==> flow/design.v <==
`timescale 1ns/1ps
module uart_rx(
    input  wire                   sysclk,
    input  wire                   i_rx,         
    input  wire                   i_rx_serial,  
    output wire                   o_rx_d,       
    output wire [8-1:0] o_rx_byte     
);
    reg r_rx_d;  
    parameter IDLE     = 3'b000;
    parameter START_RX = 3'b001;
    parameter RX_ON    = 3'b010;
    parameter STOP_RX  = 3'b100;
    parameter DATA_OK  = 3'b111;
    reg [2:0] current_state;
    reg [8-1:0] rx_byte;       
    reg [2:0]             rx_bit_index;  
    reg [11:0]            clks_cnt;      
    reg r_i_rx_serial_r;
    reg r_i_rx_serial_dat;
    always @(posedge sysclk) begin
        r_i_rx_serial_r   <= i_rx_serial;
        r_i_rx_serial_dat <= r_i_rx_serial_r;
    end
    always @(posedge sysclk) begin
        if (i_rx) begin
            case (current_state)
                IDLE    : begin
                    rx_bit_index  <= 0;
                    clks_cnt      <= 0;
                    r_rx_d        <= 1'b0;
                    current_state <= (r_i_rx_serial_dat == 1'b0) ? START_RX : IDLE;
                end
                START_RX: begin
                    if (clks_cnt == ((1085 - 1) / 2)) begin
                        clks_cnt      <= 0;
                        current_state <= (r_i_rx_serial_dat == 1'b0) ? RX_ON : IDLE;
                    end else begin
                        clks_cnt      <= clks_cnt + 1;
                    end
                end
                RX_ON   : begin
                    if (clks_cnt < (1085 - 1)) begin
                        clks_cnt                  <= clks_cnt + 1;
                        current_state             <= RX_ON;
                    end else begin
                        clks_cnt                  <= 0;
                        if (rx_bit_index < 8) begin
                            rx_byte[rx_bit_index] <= r_i_rx_serial_dat;
                            rx_bit_index          <= rx_bit_index + 1;
                            current_state         <= RX_ON;
                        end else begin
                            rx_bit_index          <= 0;
                            current_state         <= STOP_RX;
                        end
                    end
                end
                STOP_RX : begin
                    if (clks_cnt < (1085 - 1)) begin
                        clks_cnt      <= clks_cnt + 1;
                        current_state <= STOP_RX;
                    end else begin
                        clks_cnt      <= 0;
                        r_rx_d        <= 1'b1;
                        current_state <= (r_i_rx_serial_dat == 1'b1) ? DATA_OK : IDLE;
                    end
                end
                DATA_OK : begin
                    current_state <= IDLE;
                    r_rx_d        <= 1'b0;  
                end
                default : current_state <= IDLE;
            endcase
        end else begin
            current_state     <= IDLE;
            rx_byte           <= {8{1'b0}};
            rx_bit_index      <= 0;
            clks_cnt          <= 0;
            r_i_rx_serial_r   <= 1'b1;
            r_i_rx_serial_dat <= 1'b1;
            r_rx_d            <= 1'b0;
        end
    end
    assign o_rx_d    = r_rx_d;
    assign o_rx_byte = rx_byte;
endmodule
`timescale 1ns/1ps
module uart_top(
    input wire        sysclk,
    input wire [3:2]  btn,              
    input wire        uart_rx_serial,   
    input wire [3:0]  sw,               
    output wire        uart_tx_serial,  
    output wire [3:0] led,             
    output wire       led5_r,          
    output wire       led5_g,          
    output wire       led5_b,          
    output wire       led6_r,          
    output wire       led6_g,          
    output wire       led6_b           
);
    parameter              i_TX_BTN = 2;
    parameter              i_RX_BTN = 3;
    reg  [1:0]             btn3_sync  = 2'b00;                          
    wire                   btn3_rise =  btn3_sync[0] & ~btn3_sync[1];   
    reg                    rx_on      = 1'b0;                           
    wire                   r_rx_d;
    wire [8-1:0] rx_byte;
    reg  [1:0]             btn2_sync  = 2'b00;                          
    wire                   btn2_rise =  btn2_sync[0] & ~btn2_sync[1];   
    reg                    tx_on      = 1'b0;                          
    wire                   r_tx_d;
    wire [8-1:0] i_tx_byte  = {4'b0, sw[3], sw[2], sw[1], sw[0]};
    uart_tx u_tx (
        .sysclk(sysclk),
        .i_tx(tx_on),
        .i_tx_byte(i_tx_byte),
        .o_tx_serial(uart_tx_serial),  
        .o_tx_d(r_tx_d)
    );
    uart_rx u_rx (
    .sysclk      (sysclk),
    .i_rx        (rx_on),
    .i_rx_serial (uart_rx_serial),     
    .o_rx_d      (r_rx_d),
    .o_rx_byte   (rx_byte)
    );
    always @(posedge sysclk) begin
        btn3_sync <= {btn3_sync[0], btn[i_RX_BTN]};
        if (btn3_rise) begin
            rx_on <= ~rx_on;
        end else begin
            rx_on <= rx_on;
        end
        btn2_sync <= {btn2_sync[0], btn[i_TX_BTN]};
        if (btn2_rise) begin
            tx_on <= ~tx_on;
        end else begin
            tx_on <= tx_on;
        end
    end
    assign led5_g = (tx_on  == 1'b1) ? 1'b1 : 1'b0;  
    assign led5_r = (tx_on  == 1'b0) ? 1'b1 : 1'b0;  
    assign led5_b = r_tx_d;                          
    assign led[0] = sw[0];
    assign led[1] = sw[1];
    assign led[2] = sw[2];
    assign led[3] = sw[3];
    assign led6_g = (rx_on  == 1'b1) ? 1'b1 : 1'b0;  
    assign led6_r = (rx_on  == 1'b0) ? 1'b1 : 1'b0;  
    assign led6_b = r_rx_d;                          
endmodule
`timescale 1ns/1ps
module uart_tx(
    input wire                   sysclk,
    input wire                   i_tx,         
    input wire [8-1:0] i_tx_byte,    
    output wire                  o_tx_serial,  
    output wire                  o_tx_d        
);
    parameter IDLE     = 3'b000;
    parameter START_TX = 3'b001;
    parameter TX_ON    = 3'b010;
    parameter STOP_TX  = 3'b100;
    parameter DATA_OK  = 3'b111;
    reg [2:0] current_state;
    reg                   tx_bit;
    reg [8-1:0] r_tx_byte;
    reg [2:0]             tx_bit_index;  
    reg                   r_tx_d;
    reg [11:0]            clks_cnt;      
    always @(posedge sysclk) begin
        if (i_tx) begin
            case (current_state) 
                IDLE    : begin
                    r_tx_byte     <= i_tx_byte;
                    clks_cnt      <= 0;
                    tx_bit_index  <= 0;
                    r_tx_d        <= 1'b0;
                    tx_bit        <= 1'b1;
                    current_state <= START_TX;
                end
                START_TX: begin
                    tx_bit            <= 1'b0;
                    if (clks_cnt < (1085 - 1)) begin
                        current_state <= START_TX;
                        clks_cnt      <= clks_cnt + 1;
                    end else begin
                        clks_cnt      <= 0;
                        current_state <= TX_ON;
                    end
                end
                TX_ON   : begin
                    tx_bit               <= r_tx_byte[tx_bit_index];
                    if (tx_bit_index < 8) begin
                        if (clks_cnt < (1085 - 1)) begin
                            clks_cnt     <= clks_cnt + 1;
                        end else begin
                            tx_bit_index <= tx_bit_index + 1;
                            clks_cnt     <= 0;
                        end
                        current_state    <= TX_ON;
                    end else begin
                        clks_cnt      <= 0;
                        tx_bit_index  <= 0;
                        current_state <= STOP_TX;
                    end
                end
                STOP_TX : begin
                    tx_bit            <= 1'b1;
                    if (clks_cnt < (1085 - 1)) begin      
                        clks_cnt      <= clks_cnt + 1;
                        current_state <= STOP_TX;
                    end else begin
                        clks_cnt      <= 0;
                        r_tx_d        <= 1'b1;  
                        current_state <= DATA_OK;
                    end
                end
                DATA_OK : begin
                    r_tx_d        <= 1'b0;
                    current_state <= IDLE;
                end
                default : current_state <= IDLE;
            endcase
        end else begin
            current_state <= IDLE;
            tx_bit        <= 1'b1;
            tx_bit_index  <= 0;
            r_tx_d        <= 1'b0;
            clks_cnt      <= 0;
        end
    end
    assign o_tx_d      = r_tx_d;
    assign o_tx_serial = tx_bit;
endmodule
Step by step through the tools: uart_top
Tool output for the design above, in the order of the flow.
Lines are those of the file above, counted from 1.
Cell names lack the library's common part.
The mark -- stands for no value.

inputs
  top = uart_top
  clock port = sysclk
  cell library = sky130hd
  library corner = tt_025C_1v80

Elaborated design
Yosys after proc, flatten, opt, wreduce and memory -nomap, before mapping. Memory bits, and registers merged into a memory's read port (data or address), are not among the register bits. Print and check cells are not counted. Equal cells are merged and count once.

bit counts
  register bits = 49
  cells after elaboration = 92

cells by class
  add/sub/neg operators = 4
  magnitude comparators = 4
  equal/unequal tests = 14
  shift-type cells = 1
  muxes and demuxes = 30
  bitwise operators = 6
  reductions and logical operators = 19

operator list
  kind                                                    number
  case mux 12 bit (select 3 bit)                          2
  two-way mux 12 bit                                      4
  adder 12 x 1 -> 12 bit (second input constant)          2
  < comparator 12 x 11 -> 1 bit (second input constant)   2
  two-way mux 3 bit                                       8
  equality test 12 x 10 -> 1 bit (second input constant)  1
  equality test 3 bit (second input constant)             4
  case mux 3 bit (select 4 bit)                           1
  case mux 3 bit (select 2 bit)                           2
  AND reduction 2 bit                                     5
  OR reduction 2 bit                                      5
  case mux 3 bit (select 3 bit)                           1
  nonzero test 2 bit                                      4
  < comparator 3 x 4 -> 1 bit (second input constant)     2
  nonzero test 4 bit                                      2
  variable part select 8 x 3 -> 1 bit                     1
  inequality test 2 bit (second input constant)           3
  adder 3 x 1 -> 3 bit (second input constant)            2
  equality test 3 x 1 -> 1 bit (second input constant)    2
  equality test 3 x 2 -> 1 bit (second input constant)    2
  zero test 3 bit                                         2
  two-way mux 2 bit                                       3
  two-way mux 1 bit                                       6
  inverter 1 bit                                          4
  case mux 1 bit (select 2 bit)                           2
  inequality test 3 bit (second input constant)           1
  nonzero test 3 bit                                      1
  case mux 1 bit (select 3 bit)                           1

Not listed: further kinds 2, cells in them 3.

Depth
Longest topological path by Yosys (ltp), each cell counted once; first at word level (registers and memories cut), then after technology mapping (sequential cells cut; the memories' decode and read muxes count).

logic depth
  depth in word-level cells = 4
  ABC_AREA = 0
  gate-level depth with buffers = 7

Mapped cells and area
Yosys stat after the flow's synthesis: flattened, memories mapped to cells. It holds for the ABC_AREA given above (unset counts as 0); a run with the other value may have another netlist.

cell types
  cell type  number  area in all (µm²)
  dfxtp_1    44      880.845
  edfxtp_1   6       180.173
  nor2_1     27      101.347
  nand2_1    19      71.318
  xnor2_1    8       70.067
  nand3_1    13      65.062
  nand4_1    9       56.304
  ha_1       4       50.048
  nor3_1     8       40.038
  inv_1      10      37.536
  nor4_1     6       37.536
  o22ai_1    6       37.536
  xor2_1     4       35.034
  nor2b_1    5       31.28
  a21oi_1    6       30.029
  buf_4      4       30.029
  clkbuf_1   7       26.275
  o2bb2ai_1  3       26.275

Other cell types: 28; their cells: 44.

mapped netlist
  mapped cells = 233
  cell area after synthesis = 2165.8 µm²
  flip-flops = 50
  buffers = 12

By module: a second synthesis without flattening, with its own total; a netlist apart from the flattened one above.

second synthesis, totals
  cells (unflattened synthesis) = 295
  area (unflattened synthesis) = 2900.3 µm²

Each row is one instance without its submodules.

by module
  module    instances  cells  area (µm²)  sequential area (µm²)
  uart_rx   1          149    1357.6      580.6
  uart_tx   1          131    1333.8      680.7
  uart_top  1          15     209.0       140.1

Path before layout
Path of least setup slack by OpenSTA after synthesis, without wires, with an ideal clock, recovery checks aside; 20% of the period is set as input and as output delay. Where synthesis merged equal registers, the netlist keeps one of their names.

timing path after synthesis
  path type = register to register
  start point = reg u_rx.clks_cnt[0]
  end point = reg u_rx.clks_cnt[10]
  period = 2.09 ns
  setup time = 0.117 ns
  arrival time = 1.474 ns
  slack = 0.499 ns
  delay of the path = 1.591 ns
  stages = 8
  path buffers = 1
  synthesis period reached = 1.591 ns

"delay of the path" is the arrival time less input delay plus setup time.
"stages": output pins that drive a net of the path, with the launching flip-flop's if there is one; two outputs of one cell count as two.
"synthesis period reached" = period - worst setup slack (recovery checks aside). The figure is calculated, with input and output delays left at 20% of the set period.
Between the ends stands the longest chain of elaborated cells between them, by number of cells; it is not shown to be the way that was timed. Of several equally long chains one is given.
Each line given opens the expression or statement behind the cell; cells for indexed reads and writes are added by Yosys, which also makes memories of some case tables.
At most two assigning lines are given for a register; there are more.

on the way, after synthesis
  cell sequence = dfxtp_1 > inv_1 > ha_1 > nor4bb_1 > a31oi_1 > a221oi_2 > buf_2 > nor2_1
  length of the longest elaborated chain = 3
  elaborated cells on any way between the ends = 6
  those cells by class = add/sub (1); compare (1); eq/ne (1); mux (3)

ends and longest elaborated chain, after synthesis
  what                            RTL line  source
  start, declared                 18        reg [11:0]            clks_cnt;
  start, assigned                 39        clks_cnt      <= clks_cnt + 1;
  start, assigned                 44        clks_cnt                  <= clks_cnt + 1;
  adder 12 x 1 -> 12 bit          60        clks_cnt      <= clks_cnt + 1;
  two-way mux 12 bit              59        if (clks_cnt < (1085 - 1)) begin
  case mux 12 bit (select 3 bit)  27        case (current_state)
  end, assigned                   39
  end, assigned                   44
  end, declared                   18

Timing after layout
From the final timing report of record 1: the path of least setup slack in the routed layout; clock arrival at registers is part of the times.

timing path after layout
  path type = input to output
  start point = in sw[1]
  end point = out led[1]
  period = 1.81 ns
  input delay = 0.36 ns
  output delay = 0.36 ns
  arrival time = 1.37 ns
  slack = 0.07 ns
  stages = 2
  path buffers = 2

on the way, after layout
  cell sequence = clkdlybuf4s50_1 > clkdlybuf4s50_1
  length of the longest elaborated chain = 0
  elaborated cells on any way between the ends = 0

ends and longest elaborated chain, after layout
  what             RTL line  source
  start, declared  92        input wire [3:0]  sw,
  end, declared    94        output wire [3:0] led,

==> runs of uart_top <==
Top module uart_top; platform sky130hd; tools Yosys and OpenROAD; 2 stored runs in no particular order. Input and output delays are each 20% of the period that was set; the output load is 0.01 pF.
By "period achieved" is meant the clock period of the run minus its worst setup slack. This is arithmetic on one report: input and output delays are still those of the set period (20% each).
"worst setup path time" means the part of the period allowed to the worst setup path (the constraints hold back 20% at inputs and 20% at outputs) less its slack; where the path has registers, the arrival times of their clocks count too.
"total design power": no workload was simulated; the value follows from the tool's default switching activity.
A setting shown as . is not set for that run.
A result given as . is not shown for that run.

setting or result                       record 1         record 2
period_ns                               1.81             2.39
CAP_MARGIN                              20               5
CORE_MARGIN                             2                2
CORE_UTILIZATION                        40               65
SLEW_MARGIN                             20               25
PLACE_DENSITY_LB_ADDON                  .                0.28
HOLD_SLACK_MARGIN                       .                -0.0
CELL_PAD_IN_SITES_GLOBAL_PLACEMENT      .                3
TNS_END_PERCENT                         .                40
GPL_ROUTABILITY_DRIVEN                  .                1
MIN_ROUTING_LAYER                       .                met1
MAX_ROUTING_LAYER                       .                met5
worst-case hold slack (ns)              0.352            .
die area (µm²)                          6019.4           .
total design power (W)                  0.001869         .
worst setup slack after layout (ns)     0.074            .
cell area after synthesis (µm²)         2165.8           .
final setup TNS (ns)                    0.000            .
worst setup path time (ns)              1.01             .
critical path type                      input to output  .
standard-cell area after routing (µm²)  2580.0           .
utilization after routing (%)           49.9             .
period achieved (ns)                    1.736            .

Record 2: no results, placement failed with FLW-0024
